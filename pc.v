==> flow/design.v <==
`timescale 1ns/100ps
module pc (clk, br_addr, pc_sel, pc_write, pc_rst, pc_out, pc_inc);
  input         clk;
  input  [15:0] br_addr;
  input         pc_sel;
  input         pc_write;
  input         pc_rst;
  output [15:0] pc_out;
  output [15:0] pc_inc;
  reg    [15:0] pc_in;
  reg    [15:0] pc_out;
  wire   [15:0] pc_inc;
  always @(posedge clk)
  begin
    if (pc_rst == 1'b1)
      pc_out <= 16'h0000;
    else
      if (pc_write == 1'b1)
        pc_out <= pc_in;
  end
  always @(br_addr, pc_inc, pc_sel)
  begin
    if (pc_sel == 1'b0)
      pc_in <= pc_inc;
    else
      pc_in <= br_addr;
  end
  assign pc_inc = pc_out + 1;
endmodule
* Reports on pc *
What the tools print for pc, step after step.
Line numbers count from 1 in the design file above.
A cell with - has no value.

design
  top module = pc
  clock port = clk
  library = sky130hd
  library corner = tt_025C_1v80

* Word level *
Yosys after proc, flatten, opt, wreduce and memory -nomap, before mapping. Enables and synchronous resets that opt folds into registers are not counted as muxes. Memory bits, and registers merged into a memory's read port (data or address), are not among the register bits. Print and check cells are not counted. Equal cells are merged and count once.

word-level totals
  register bits = 16
  bits of input ports = 20
  output and inout port bits = 32
  elaborated cells = 3

cells by class
  $add $sub $neg = 1
  mux-type cells = 1

operators with widths
  kind                                                              count
  16-bit by 1-bit adder with 16-bit output (second input constant)  1
  16-bit 2-to-1 mux                                                 1

* Longest topological paths *
Longest topological path by Yosys (ltp), each cell counted once; first at word level (registers and memories cut), then after technology mapping (sequential cells cut; the memories' decode and read muxes count).

logic depth
  word-level depth = 2
  ABC_AREA = 0
  depth in mapped cells = 6
  gate-level depth less buffers = 5

* Netlist *
Source: synth_stat.txt of the flow (Yosys; design flattened, memories mapped). It holds for the ABC_AREA given above (unset counts as 0); a run with the other value may have another netlist.
The area totals of this step are shown rounded.

cells by type
  type                       count  total area (µm²)
  sky130_fd_sc_hd__dfxtp_1   16     320.307
  sky130_fd_sc_hd__xor2_1    9      78.826
  sky130_fd_sc_hd__a21oi_1   14     70.067
  sky130_fd_sc_hd__nor2_1    17     63.811
  sky130_fd_sc_hd__mux2i_1   6      60.058
  sky130_fd_sc_hd__nand2_1   16     60.058
  sky130_fd_sc_hd__nor2b_1   7      43.792
  sky130_fd_sc_hd__xnor2_1   5      43.792
  sky130_fd_sc_hd__a32o_1    4      40.038
  sky130_fd_sc_hd__o21ai_0   8      40.038
  sky130_fd_sc_hd__and3_1    6      37.536
  sky130_fd_sc_hd__o31ai_1   4      30.029
  sky130_fd_sc_hd__clkbuf_1  7      26.275
  sky130_fd_sc_hd__nand3_1   5      25.024
  sky130_fd_sc_hd__nand4_1   4      25.024
  sky130_fd_sc_hd__buf_2     4      20.019
  sky130_fd_sc_hd__a31oi_1   3      18.768
  sky130_fd_sc_hd__nor4_1    3      18.768

Not listed: further types 21, cells in them 25.

synthesis totals
  mapped cells = 163
  cell area after synthesis = 0.00122 mm²
  area of sequential cells = 0.00032 mm²
  flip-flops = 16
  buffer cells = 13

* Timing after synthesis *
OpenSTA on the mapped netlist: ideal clock, no wires. The path of least setup slack (recovery checks aside). Input and output delay are each 20% of the period. Register names are those of the netlist, which keeps one name where synthesis merged equal registers.

timing post-synthesis
  path kind = register -> output
  from = register pc_out[0]
  to = output pc_inc[14]
  clock period = 2.16 ns
  external output delay = 0.432 ns
  time at the first pin = 0.000 ns
  arrival = 1.596 ns
  data required time = 1.728 ns
  setup slack = 0.132 ns
  path delay = 1.596 ns
  stages on the path = 5
  buffers on the path = 0
  synthesis period reached = 2.028 ns

"path delay" is the arrival time less input delay plus setup time.
A path that ends at an output port has no setup time.
"stages on the path" counts driving pins, that of a launching flip-flop among them; a cell with two outputs on the path counts twice.
"synthesis period reached" = period - worst setup slack (recovery checks aside). The figure is calculated, with input and output delays left at 20% of the set period.
Between the ends stands the longest chain of elaborated cells between them, by number of cells; it is not shown to be the way that was timed. Of several equally long chains one is given.
Each line given opens the expression or statement behind the cell; cells for indexed reads and writes are added by Yosys, which also makes memories of some case tables.

between the ends, post-synthesis
  cell sequence = sky130_fd_sc_hd__dfxtp_1 sky130_fd_sc_hd__ha_1 sky130_fd_sc_hd__nand3_1 sky130_fd_sc_hd__nor4_2 sky130_fd_sc_hd__xor2_1
  length of the longest elaborated chain = 1
  elaborated cells between the ends (all ways) = 1
  RTL lines with such cells = 1
  classes of those cells = add/sub (1)

RTL lines, path post-synthesis
  element                                   line  source
  from (decl)                               8     output [15:0] pc_out;
  from (assign)                             16    pc_out <= 16'h0000;
  from (assign)                             19    pc_out <= pc_in;
  16-bit by 1-bit adder with 16-bit output  28    assign pc_inc = pc_out + 1;
  to (decl)                                 9     output [15:0] pc_inc;

* Timing after layout *
Path of least setup slack in the final report of flow run 1 (OpenROAD, finished layout, wires in). Where an end is a register, its clock arrival counts in the times.

timing post-layout
  path kind = register -> output
  from = register pc_out[1]
  to = output pc_inc[13]
  clock period = 1.79 ns
  external output delay = 0.36 ns
  time at the first pin = 0.25 ns
  arrival = 1.61 ns
  data required time = 1.43 ns
  setup slack = -0.17 ns
  stages on the path = 8
  buffers on the path = 4

Between the ends stands the longest chain of elaborated cells between them, by number of cells; it is not shown to be the way that was timed. Of several equally long chains one is given.

between the ends, post-layout
  cell sequence = sky130_fd_sc_hd__dfxtp_4 sky130_fd_sc_hd__buf_6 sky130_fd_sc_hd__nand4_1 sky130_fd_sc_hd__buf_4 sky130_fd_sc_hd__nor4_4 sky130_fd_sc_hd__buf_4 sky130_fd_sc_hd__xor2_1 sky130_fd_sc_hd__buf_2
  length of the longest elaborated chain = 1
  elaborated cells between the ends (all ways) = 1
  RTL lines with such cells = 1
  classes of those cells = add/sub (1)

RTL lines, path post-layout
  element                                   line  source
  from (decl)                               8     output [15:0] pc_out;
  from (assign)                             16    pc_out <= 16'h0000;
  from (assign)                             19    pc_out <= pc_in;
  16-bit by 1-bit adder with 16-bit output  28    assign pc_inc = pc_out + 1;
  to (decl)                                 9     output [15:0] pc_inc;

Add stored flow runs of pc

Measured data: module pc, platform sky130hd, 2 stored runs of the flow under differing settings, order arbitrary. Input and output delays are each 20% of the period that was set; the output load is 0.01 pF.
By "power" is meant OpenSTA's value without simulated activity: inputs other than the clock are taken to toggle once in ten clock periods, and the tool carries that through the logic.
Results are given in rounded form.

Flow run 1
==> flow/run.sh <==
#!/bin/bash
# the make line also repeats the synthesis and layout settings of config.mk as NAME=value (left out here)
make -C /OpenROAD-flow-scripts/flow DESIGN_CONFIG=/design/flow/config.mk WORK_HOME=/design/flow/orfs CLKGATE_MAP_FILE= finish
==> flow/config.mk <==
export PLATFORM = sky130hd
export DESIGN_NAME = pc
export DESIGN_NICKNAME = pc
export VERILOG_FILES = /design/flow/design.v
export SDC_FILE = /design/flow/constraint.sdc
export NUM_CORES = 4
export LEC_CHECK = 0
export ABC_AREA = 0
export CAP_MARGIN = 20
export CORE_ASPECT_RATIO = 0.53
export CORE_MARGIN = 5
export CORE_UTILIZATION = 19
export CTS_CLUSTER_DIAMETER = 194
export MAX_ROUTING_LAYER = met5
export MIN_ROUTING_LAYER = met2
export PLACE_DENSITY_LB_ADDON = 0.16
export SLEW_MARGIN = 20
==> flow/constraint.sdc <==
create_clock -name core_clock -period 1.79 [get_ports {clk}]
set_input_delay 0.3580 -clock core_clock [delete_from_list [all_inputs] [get_ports {clk}]]
set_output_delay 0.3580 -clock core_clock [all_outputs]
set_load 0.01 [all_outputs]

==> results of flow run 1 <==
chip area after synthesis (Yosys): 0.00122 mm²
die area: 0.00822 mm²
standard-cell area of the final layout: 0.00246 mm²
utilization: 39.2 %
worst setup slack after layout: -0.175 ns
worst hold slack: 0.631 ns
power: 1270 µW

Flow run 2
==> flow/run.sh <==
#!/bin/bash
# the make line also repeats the synthesis and layout settings of config.mk as NAME=value (left out here)
make -C /OpenROAD-flow-scripts/flow DESIGN_CONFIG=/design/flow/config.mk WORK_HOME=/design/flow/orfs CLKGATE_MAP_FILE= finish
==> flow/config.mk <==
export PLATFORM = sky130hd
export DESIGN_NAME = pc
export DESIGN_NICKNAME = pc
export VERILOG_FILES = /design/flow/design.v
export SDC_FILE = /design/flow/constraint.sdc
export NUM_CORES = 4
export LEC_CHECK = 0
export CAP_MARGIN = 20
export CORE_MARGIN = 2
export CORE_UTILIZATION = 40
export SLEW_MARGIN = 20
==> flow/constraint.sdc <==
create_clock -name core_clock -period 1.56 [get_ports {clk}]
set_input_delay 0.3120 -clock core_clock [delete_from_list [all_inputs] [get_ports {clk}]]
set_output_delay 0.3120 -clock core_clock [all_outputs]
set_load 0.01 [all_outputs]

==> results of flow run 2 <==
chip area after synthesis (Yosys): 0.00122 mm²
die area: 0.00351 mm²
standard-cell area of the final layout: 0.00249 mm²
utilization: 83.5 %
worst setup slack after layout: -0.374 ns
worst hold slack: 0.602 ns
power: 1140 µW
